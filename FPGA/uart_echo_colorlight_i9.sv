==> flow/design.v <==
module uart_echo_colorlight_i9 (
    input  logic       clk_50mhz,
    input  logic       reset_n,
    input  logic       uart_rx,
    output logic       uart_tx,
    input logic     botao_a,   
    input logic     botao_b
);
    logic [7:0] data_byte;         
    logic [7:0] filtered_byte;     
    always_comb begin
        if (botao_a) begin
            if (data_byte > 8'd150) begin
                filtered_byte = 8'd150;
            end else begin
                filtered_byte = data_byte;
            end
        end else if (botao_b) begin
            filtered_byte = {data_byte[7:5], 5'b00000};
        end else begin
            filtered_byte = data_byte;
        end
    end
    logic [7:0] reset_counter = 8'd0;
    logic reset_n_internal = 1'b0;
    always_ff @(posedge clk_50mhz) begin
        if (reset_counter < 8'd255) begin
            reset_counter <= reset_counter + 1'b1;
            reset_n_internal <= 1'b0;
        end else begin
            reset_n_internal <= 1'b1;
        end
    end
    logic       rx_dv;
    logic [7:0] rx_byte;
    logic       tx_dv;
    logic [7:0] tx_byte;
    logic       tx_active, tx_done;
    logic rx_dv_reg, rx_dv_reg2;
    logic [7:0] rx_byte_reg, rx_byte_reg2;
    localparam HEADER_BYTE = 8'hAA;
    uart_top #(
        .CLK_FREQ_HZ(25_000_000),   
        .BAUD_RATE(115200)
    ) uart_inst (
        .i_clk(clk_50mhz),
        .i_rst_n(reset_n_internal),
        .i_uart_rx(uart_rx),
        .o_uart_tx(uart_tx),
        .i_tx_dv(tx_dv),
        .i_tx_byte(tx_byte),
        .o_tx_active(tx_active),
        .o_tx_done(tx_done),
        .o_rx_dv(rx_dv),
        .o_rx_byte(rx_byte)
    );
    typedef enum logic [1:0] {
        WAIT_HEADER,
        ECHO_DATA,
        WAIT_TX_DONE
    } state_t;
    state_t state;
    logic       prev_tx_done;
    logic       tx_done_rising;
    always_ff @(posedge clk_50mhz or negedge reset_n_internal) begin
        if (!reset_n_internal) begin
            prev_tx_done <= 1'b0;
        end else begin
            prev_tx_done <= tx_done;
        end
    end
    assign tx_done_rising = tx_done && !prev_tx_done;
    always_ff @(posedge clk_50mhz or negedge reset_n_internal) begin
        if (!reset_n_internal) begin
            rx_dv_reg <= 1'b0;
            rx_byte_reg <= 8'h00;
            rx_dv_reg2 <= 1'b0;
            rx_byte_reg2 <= 8'h00;
        end else begin
            rx_dv_reg <= rx_dv;
            rx_byte_reg <= rx_byte;
            rx_dv_reg2 <= rx_dv_reg;
            rx_byte_reg2 <= rx_byte_reg;
        end
    end
    always_ff @(posedge clk_50mhz or negedge reset_n_internal) begin
        if (!reset_n_internal) begin
            state <= WAIT_HEADER;
            tx_dv <= 1'b0;
            tx_byte <= 8'h00;
            data_byte <= 8'h00;
        end else begin
            tx_dv <= 1'b0;
            case (state)
                WAIT_HEADER: begin
                    if (rx_dv && (rx_byte == HEADER_BYTE)) begin
                        state <= ECHO_DATA;
                    end
                end
                ECHO_DATA: begin
                    if (rx_dv) begin
                        if (rx_byte == HEADER_BYTE) begin
                            state <= WAIT_HEADER;
                        end else begin
                            if (!tx_active) begin
                                data_byte <= rx_byte;   
                                tx_dv <= 1'b1;
                                tx_byte <= HEADER_BYTE;   
                                state <= WAIT_TX_DONE;
                            end
                        end
                    end
                end
                WAIT_TX_DONE: begin
                    if (tx_done_rising) begin
                        if (tx_byte == HEADER_BYTE) begin
                            tx_dv <= 1'b1;
                            tx_byte <= filtered_byte;
                        end else begin
                            state <= WAIT_HEADER;
                        end
                    end
                end
                default: state <= WAIT_HEADER;
            endcase
        end
    end
endmodule
module uart_rx #(
    parameter CLKS_PER_BIT = 434,   
    parameter CLK_FREQ_HZ = 50_000_000,
    parameter BAUD_RATE = 115200
) (
    input  logic       i_clk,         
    input  logic       i_rst_n,       
    input  logic       i_rx_serial,   
    output logic       o_rx_dv,       
    output logic [7:0] o_rx_byte      
);
    typedef enum logic [1:0] {
        IDLE      = 2'b00,
        START_BIT = 2'b01,
        DATA_BITS = 2'b10,
        STOP_BIT  = 2'b11
    } state_t;
    state_t state;
    logic rx_sync1, rx_sync2;
    logic [$clog2(CLKS_PER_BIT)-1:0] clk_count;
    logic [2:0] bit_index;
    logic [7:0] rx_byte_reg;
    always_ff @(posedge i_clk or negedge i_rst_n) begin
        if (!i_rst_n) begin
            rx_sync1 <= 1'b1;
            rx_sync2 <= 1'b1;
        end else begin
            rx_sync1 <= i_rx_serial;
            rx_sync2 <= rx_sync1;
        end
    end
    always_ff @(posedge i_clk or negedge i_rst_n) begin
        if (!i_rst_n) begin
            state       <= IDLE;
            o_rx_dv     <= 1'b0;
            o_rx_byte   <= 8'h00;
            clk_count   <= 0;
            bit_index   <= 0;
            rx_byte_reg <= 8'h00;
        end else begin
            o_rx_dv <= 1'b0;
            case (state)
                IDLE: begin
                    clk_count <= 0;
                    bit_index <= 0;
                    if (rx_sync2 == 1'b0) begin
                        state <= START_BIT;
                    end
                end
                START_BIT: begin
                    if (clk_count < CLKS_PER_BIT - 1) begin
                        clk_count <= clk_count + 1;
                    end else begin
                        clk_count <= 0;
                        state <= DATA_BITS;
                    end
                end
                DATA_BITS: begin
                    if (clk_count < CLKS_PER_BIT - 1) begin
                        clk_count <= clk_count + 1;
                        if (clk_count == (CLKS_PER_BIT / 2)) begin
                            rx_byte_reg[bit_index] <= rx_sync2;
                        end
                    end else begin
                        clk_count <= 0;
                        if (bit_index < 7) begin
                            bit_index <= bit_index + 1;
                        end else begin
                            state <= STOP_BIT;
                        end
                    end
                end
                STOP_BIT: begin
                    if (clk_count < CLKS_PER_BIT - 1) begin
                        clk_count <= clk_count + 1;
                        if (clk_count == (CLKS_PER_BIT / 2)) begin
                            o_rx_dv   <= 1'b1;
                            o_rx_byte <= rx_byte_reg;
                        end
                    end else begin
                        clk_count <= 0;
                        state <= IDLE;
                    end
                end
                default: state <= IDLE;
            endcase
        end
    end
endmodule
module uart_top #(
    parameter CLK_FREQ_HZ = 50_000_000,   
    parameter BAUD_RATE   = 115200         
) (
    input  logic       i_clk,           
    input  logic       i_rst_n,         
    input  logic       i_uart_rx,       
    output logic       o_uart_tx,       
    input  logic       i_tx_dv,         
    input  logic [7:0] i_tx_byte,       
    output logic       o_tx_active,     
    output logic       o_tx_done,       
    output logic       o_rx_dv,         
    output logic [7:0] o_rx_byte        
);
    localparam int CLKS_PER_BIT = CLK_FREQ_HZ / BAUD_RATE;
    uart_tx #(
        .CLKS_PER_BIT(CLKS_PER_BIT)
    ) uart_tx_inst (
        .i_clk       (i_clk),
        .i_rst_n     (i_rst_n),
        .i_tx_dv     (i_tx_dv),
        .i_tx_byte   (i_tx_byte),
        .o_tx_serial (o_uart_tx),
        .o_tx_active (o_tx_active),
        .o_tx_done   (o_tx_done)
    );
    uart_rx #(
        .CLKS_PER_BIT(CLKS_PER_BIT)
    ) uart_rx_inst (
        .i_clk       (i_clk),
        .i_rst_n     (i_rst_n),
        .i_rx_serial (i_uart_rx),
        .o_rx_dv     (o_rx_dv),
        .o_rx_byte   (o_rx_byte)
    );
endmodule
module uart_tx #(
    parameter CLKS_PER_BIT = 434,   
    parameter CLK_FREQ_HZ = 50_000_000,
    parameter BAUD_RATE = 115200
) (
    input  logic       i_clk,         
    input  logic       i_rst_n,       
    input  logic       i_tx_dv,       
    input  logic [7:0] i_tx_byte,     
    output logic       o_tx_serial,   
    output logic       o_tx_active,   
    output logic       o_tx_done      
);
    typedef enum logic [2:0] {
        IDLE         = 3'b000,
        START_BIT    = 3'b001,
        DATA_BITS    = 3'b010,
        STOP_BIT     = 3'b011,
        CLEANUP      = 3'b100
    } state_t;
    state_t state, next_state;
    logic [$clog2(CLKS_PER_BIT)-1:0] clk_count;
    logic [2:0] bit_index;
    logic [7:0] tx_data;
    always_ff @(posedge i_clk or negedge i_rst_n) begin
        if (!i_rst_n) begin
            state       <= IDLE;
            o_tx_serial <= 1'b1;   
            o_tx_active <= 1'b0;
            o_tx_done   <= 1'b0;
            clk_count   <= '0;
            bit_index   <= '0;
            tx_data     <= '0;
        end else begin
            case (state)
                IDLE: begin
                    o_tx_serial <= 1'b1;   
                    o_tx_done   <= 1'b0;
                    o_tx_active <= 1'b0;
                    clk_count   <= '0;
                    bit_index   <= '0;
                    if (i_tx_dv) begin
                        tx_data     <= i_tx_byte;
                        o_tx_active <= 1'b1;
                        state       <= START_BIT;
                    end
                end
                START_BIT: begin
                    o_tx_serial <= 1'b0;   
                    if (clk_count < CLKS_PER_BIT - 1) begin
                        clk_count <= clk_count + 1'b1;
                    end else begin
                        clk_count <= '0;
                        state     <= DATA_BITS;
                    end
                end
                DATA_BITS: begin
                    o_tx_serial <= tx_data[bit_index];
                    if (clk_count < CLKS_PER_BIT - 1) begin
                        clk_count <= clk_count + 1'b1;
                    end else begin
                        clk_count <= '0;
                        if (bit_index < 7) begin
                            bit_index <= bit_index + 1'b1;
                        end else begin
                            bit_index <= '0;
                            state     <= STOP_BIT;
                        end
                    end
                end
                STOP_BIT: begin
                    o_tx_serial <= 1'b1;   
                    if (clk_count < CLKS_PER_BIT - 1) begin
                        clk_count <= clk_count + 1'b1;
                    end else begin
                        clk_count   <= '0;
                        o_tx_done   <= 1'b1;
                        o_tx_active <= 1'b0;
                        state       <= CLEANUP;
                    end
                end
                CLEANUP: begin
                    o_tx_done <= 1'b1;
                    state     <= IDLE;
                end
                default: state <= IDLE;
            endcase
        end
    end
endmodule
== Tool chain data of uart_echo_colorlight_i9 ==
The steps from the RTL of uart_echo_colorlight_i9 to its reports follow in flow order.
Line numbers count from 1 in the design file above.
A cell with - has no value.

* Top module: uart_echo_colorlight_i9
* Clock port: clk_50mhz
* Library: sky130hd
* Corner: tt_025C_1v80

== Elaborated design ==
Counts by Yosys on the flattened word-level netlist (proc, flatten, opt, wreduce; memories kept). Register bits leave out memories and registers merged into their read ports (data or address). Print and check cells are left out.

* Word-level cells: 163
* Output and inout bits: 1
* Input port bits: 5
* Register bits: 86

* Equal/unequal tests: 33
* Reductions and logical operators: 30
* Add/subtract/negate cells: 6
* Shift-type cells: 3
* $lt $le $gt $ge: 6
* Bitwise operators: 6
* Muxes and demuxes: 57

{| class="wikitable"
|+ Operators with widths
! operator !! count
|-
| two-way mux 8 bit || 12
|-
| parallel mux 8 bit (select 2 bit) || 3
|-
| inequality test 2 bit with constant B || 19
|-
| two-way mux 3 bit || 9
|-
| adder 8 x 1 -> 8 bit with constant B || 3
|-
| less-than comparator 8 bit with constant B || 3
|-
| two-way mux 2 bit || 11
|-
| equality test 8 bit with constant B || 2
|-
| AND reduction 6 bit || 2
|-
| parallel mux 3 bit (select 4 bit) || 1
|-
| two-way mux 1 bit || 12
|-
| parallel mux 3 bit (select 2 bit) || 2
|-
| AND reduction 5 bit || 2
|-
| AND reduction 3 bit || 3
|-
| OR reduction 3 bit || 3
|-
| variable shift 1 x 4 -> 8 bit || 1
|-
| variable shift 1 x 4 -> 8 bit with constant A || 1
|-
| AND reduction 2 bit || 4
|-
| nonzero test 2 bit || 4
|-
| nonzero test 4 bit || 2
|-
| variable part select 8 x 3 -> 1 bit || 1
|-
| equality test 8 x 7 -> 1 bit with constant B || 1
|-
| > comparator 8 bit with constant B || 1
|-
| bitwise AND 8 bit || 1
|-
| bitwise OR 8 bit || 1
|-
| inverter 8 bit || 1
|-
| parallel mux 2 bit (select 4 bit) || 1
|-
| equality test 2 bit with constant B || 3
|}

Other operator kinds: 21; their cells: 32.

== Longest topological paths ==
Longest topological path by Yosys (ltp), each cell counted once; first at word level (registers and memories cut), then after technology mapping (sequential cells cut; the memories' decode and read muxes count).

* Depth in word-level cells: 8
* ABC_AREA: 0
* Mapped depth: 7
* Gate-level depth less buffers: 6

== Synthesis result ==
Source: synth_stat.txt of the flow (Yosys; design flattened, memories mapped). It holds for the ABC_AREA given above (unset counts as 0); a run with the other value may have another netlist.

{| class="wikitable"
|+ Cells by type
! type !! count !! area in all (um2)
|-
| sky130_fd_sc_hd__dfrtp_1 || 76 || 1.9E+03
|-
| sky130_fd_sc_hd__mux2_2 || 22 || 247.738
|-
| sky130_fd_sc_hd__edfxtp_1 || 8 || 240.23
|-
| sky130_fd_sc_hd__dfstp_2 || 6 || 157.651
|-
| sky130_fd_sc_hd__mux2_4 || 8 || 120.115
|-
| sky130_fd_sc_hd__nand3_1 || 23 || 115.11
|-
| sky130_fd_sc_hd__nand2_1 || 30 || 112.608
|-
| sky130_fd_sc_hd__ha_1 || 8 || 100.096
|-
| sky130_fd_sc_hd__o21ai_0 || 17 || 85.082
|-
| sky130_fd_sc_hd__inv_1 || 21 || 78.826
|-
| sky130_fd_sc_hd__nor2_1 || 21 || 78.826
|-
| sky130_fd_sc_hd__mux2i_1 || 7 || 70.067
|-
| sky130_fd_sc_hd__xnor2_1 || 8 || 70.067
|-
| sky130_fd_sc_hd__a22o_1 || 7 || 61.309
|-
| sky130_fd_sc_hd__a21oi_1 || 12 || 60.058
|-
| sky130_fd_sc_hd__mux4_2 || 2 || 45.043
|-
| sky130_fd_sc_hd__and3_1 || 7 || 43.792
|-
| sky130_fd_sc_hd__xor2_1 || 5 || 43.792
|}

Not listed: further types 34, cells in them 75.

* Flip-flop cells: 91
* Area of sequential cells: 0.0023197 mm2
* Buffers: 10
* Mapped cells: 363
* Chip area (Yosys): 0.0042103 mm2

The figures by module come from a second, unflattened synthesis with its own total; it is not the netlist above.

* Cell total of the unflattened synthesis: 373
* Area total of the unflattened synthesis: 0.0043041 mm2

Rows give one instance, submodules left out.

{| class="wikitable"
|+ Modules
! module !! area (mm2) !! times used !! seq. area (mm2) !! cells
|-
| uart_rx (CLKS_PER_BIT=217) || 0.0016103 || 1 || 0.0008546 || 145
|-
| uart_echo_colorlight_i9 || 0.0014001 || 1 || 0.000787 || 113
|-
| uart_tx (CLKS_PER_BIT=217) || 0.0012937 || 1 || 0.0006782 || 115
|-
| uart_top || 0 || 1 || 0 || 0
|}

== Worst setup path after synthesis ==
Source: OpenSTA report_checks on the synthesized netlist (no wires, ideal clock, input and output delay 20% of the period each), path of least setup slack; recovery checks are left aside. Register names are those of the netlist, which keeps one name where synthesis merged equal registers.

* Path kind: reg-to-reg
* From: register uart_inst.uart_rx_inst.bit_index[0]
* To: register uart_inst.uart_rx_inst.rx_byte_reg[0]
* Stages: 8
* Clock period: 2,200 ps
* Data arrival time: 1,721 ps
* Required time: 2,075 ps
* Setup time: 125 ps
* Path slack: 355 ps
* Path buffers: 1
* Time at the first pin: 0 ps
* Delay of the path: 1,846 ps
* Synthesis period reached: 1,845 ps

"delay of the path" is the arrival time less input delay plus setup time.
"stages" counts driving pins, that of a launching flip-flop among them; a cell with two outputs on the path counts twice.
"synthesis period reached" = period - worst setup slack (recovery checks aside). The figure is calculated, with input and output delays left at 20% of the set period.
The rows between start and end are the longest chain of elaborated cells between them; the timing report does not say that the signal goes this way. Where chains are equally long, one stands for them.
A line is the first line of the expression or statement that the cell stems from. Yosys adds cells for indexed reads and writes and turns some case tables into memories.
At most two assigning lines are given for a register; there are more.

* Cell sequence: sky130_fd_sc_hd__dfrtp_1 -> sky130_fd_sc_hd__clkbuf_1 -> sky130_fd_sc_hd__inv_1 -> sky130_fd_sc_hd__ha_1 -> sky130_fd_sc_hd__xnor2_1 -> sky130_fd_sc_hd__nor4_2 -> sky130_fd_sc_hd__nand4_1 -> sky130_fd_sc_hd__mux2_2
* Length of the longest elaborated chain: 8
* Elaborated cells between the ends (all ways): 9
* Source lines of those cells: 4
* Those cells by class: 1 x add/sub; 2 x shift; 3 x mux; 3 x logic

{| class="wikitable"
|+ Ends and longest elaborated chain, after synthesis
! item !! line !! text
|-
| start, declared || 149 || <nowiki>logic [2:0] bit_index;</nowiki>
|-
| start, assigned || 166 || <nowiki>bit_index   <= 0;</nowiki>
|-
| start, assigned || 195 || <nowiki>bit_index <= bit_index + 1;</nowiki>
|-
| negator 3 -> 4 bit || 190 || <nowiki>rx_byte_reg[bit_index] <= rx_sync2;</nowiki>
|-
| variable shift 1 x 4 -> 8 bit || 190 ||
|-
| inverter 8 bit || 190 ||
|-
| bitwise AND 8 bit || 190 ||
|-
| bitwise OR 8 bit || 190 ||
|-
| two-way mux 8 bit || 189 || <nowiki>if (clk_count == (CLKS_PER_BIT / 2)) begin</nowiki>
|-
| two-way mux 8 bit || 187 || <nowiki>if (clk_count < CLKS_PER_BIT - 1) begin</nowiki>
|-
| two-way mux 8 bit || 170 || <nowiki>case (state)</nowiki>
|-
| end, assigned || 167 || <nowiki>rx_byte_reg <= 8'h00;</nowiki>
|-
| end, assigned || 190 ||
|-
| end, declared || 150 || <nowiki>logic [7:0] rx_byte_reg;</nowiki>
|}

== Path in the finished layout ==
Path of least setup slack in the final report of flow run A (OpenROAD, finished layout, wires in). Where an end is a register, its clock arrival counts in the times.
The report prints the path's times to 10 ps; the period is as set.

* Path kind: reg-to-reg
* From: register uart_inst.uart_rx_inst.clk_count[0]
* To: register uart_inst.uart_rx_inst.o_rx_byte[6]
* Clock period: 1,400 ps
* Path buffers: 0
* Required time: 1,630 ps
* Stages: 6
* Setup time: 110 ps
* Path slack: -330 ps
* Data arrival time: 1,960 ps
* Time at the first pin: 340 ps

The rows between start and end are the longest chain of elaborated cells between them; the timing report does not say that the signal goes this way. Where chains are equally long, one stands for them.
At most two assigning lines are given for a register; there are more.

* Cell sequence: sky130_fd_sc_hd__dfrtp_1 -> sky130_fd_sc_hd__inv_2 -> sky130_fd_sc_hd__ha_4 -> sky130_fd_sc_hd__nand4b_4 -> sky130_fd_sc_hd__or4_4 -> sky130_fd_sc_hd__mux2_4
* Length of the longest elaborated chain: 2
* Elaborated cells between the ends (all ways): 3
* Those cells by class: 1 x compare; 1 x eq/ne; 1 x reduce/logical

{| class="wikitable"
|+ Ends and longest elaborated chain, after layout
! item !! line !! text
|-
| start, declared || 148 || <nowiki>logic [$clog2(CLKS_PER_BIT)-1:0] clk_count;</nowiki>
|-
| start, assigned || 180 || <nowiki>clk_count <= clk_count + 1;</nowiki>
|-
| start, assigned || 188 || <nowiki>clk_count <= clk_count + 1;</nowiki>
|-
| less-than comparator 8 bit || 202 || <nowiki>if (clk_count < CLKS_PER_BIT - 1) begin</nowiki>
|-
| AND reduction 3 bit || - ||
|-
| end, assigned || 164 || <nowiki>o_rx_byte   <= 8'h00;</nowiki>
|-
| end, assigned || 206 || <nowiki>o_rx_byte <= rx_byte_reg;</nowiki>
|-
| end, declared || 138 || <nowiki>output logic [7:0] o_rx_byte</nowiki>
|}

Design uart_echo_colorlight_i9 on sky130hd. What follows are 2 stored runs of the flow, each under its own settings; their order means nothing. The constraints put input and output delay at 20% of the set period each and load the outputs with 0.01 pF.
By "period reached" is meant the clock period of the run minus its worst setup slack. This is arithmetic on one report: input and output delays are still those of the set period (20% each).
"overall power" is the tool's figure for a default switching activity; nothing was simulated.

=== Flow run A ===
{| class="wikitable"
! Setting !! Value
|-
| period_ns || 1.4
|-
| CORE_UTILIZATION || 17
|-
| PLACE_DENSITY_LB_ADDON || 0.13
|-
| CORE_MARGIN || 6
|-
| GPL_ROUTABILITY_DRIVEN || 0
|-
| CTS_CLUSTER_DIAMETER || 327
|-
| CAP_MARGIN || 20
|-
| SLEW_MARGIN || 20
|-
! Result !! Value
|-
| Setup slack of the worst path || -326 ps
|-
| Die footprint || 0.0286879 mm2
|-
| Period reached || 1,726 ps
|-
| Netlist area reported by Yosys || 0.0042103 mm2
|-
| Overall power || 5,109 µW
|-
| Post-layout utilization || 25.3%
|}

=== Flow run B ===
{| class="wikitable"
! Setting !! Value
|-
| period_ns || 1.33
|-
| CORE_UTILIZATION || 63
|-
| PLACE_DENSITY_LB_ADDON || 0.19
|-
| CORE_MARGIN || 7
|-
| CELL_PAD_IN_SITES_GLOBAL_PLACEMENT || 1
|-
| ABC_AREA || 0
|-
| GPL_TIMING_DRIVEN || 0
|-
| GPL_ROUTABILITY_DRIVEN || 1
|-
| CTS_CLUSTER_SIZE || 93
|-
| CTS_CLUSTER_DIAMETER || 282
|-
| SLEW_MARGIN || 0
|-
| MAX_ROUTING_LAYER || met5
|-
| CAP_MARGIN || 20
|-
! Result !! Value
|-
| Setup slack of the worst path || -460 ps
|-
| Die footprint || 0.0091681 mm2
|-
| Period reached || 1,790 ps
|-
| Netlist area reported by Yosys || 0.0042103 mm2
|-
| Overall power || 4,885 µW
|-
| Post-layout utilization || 87.9%
|}
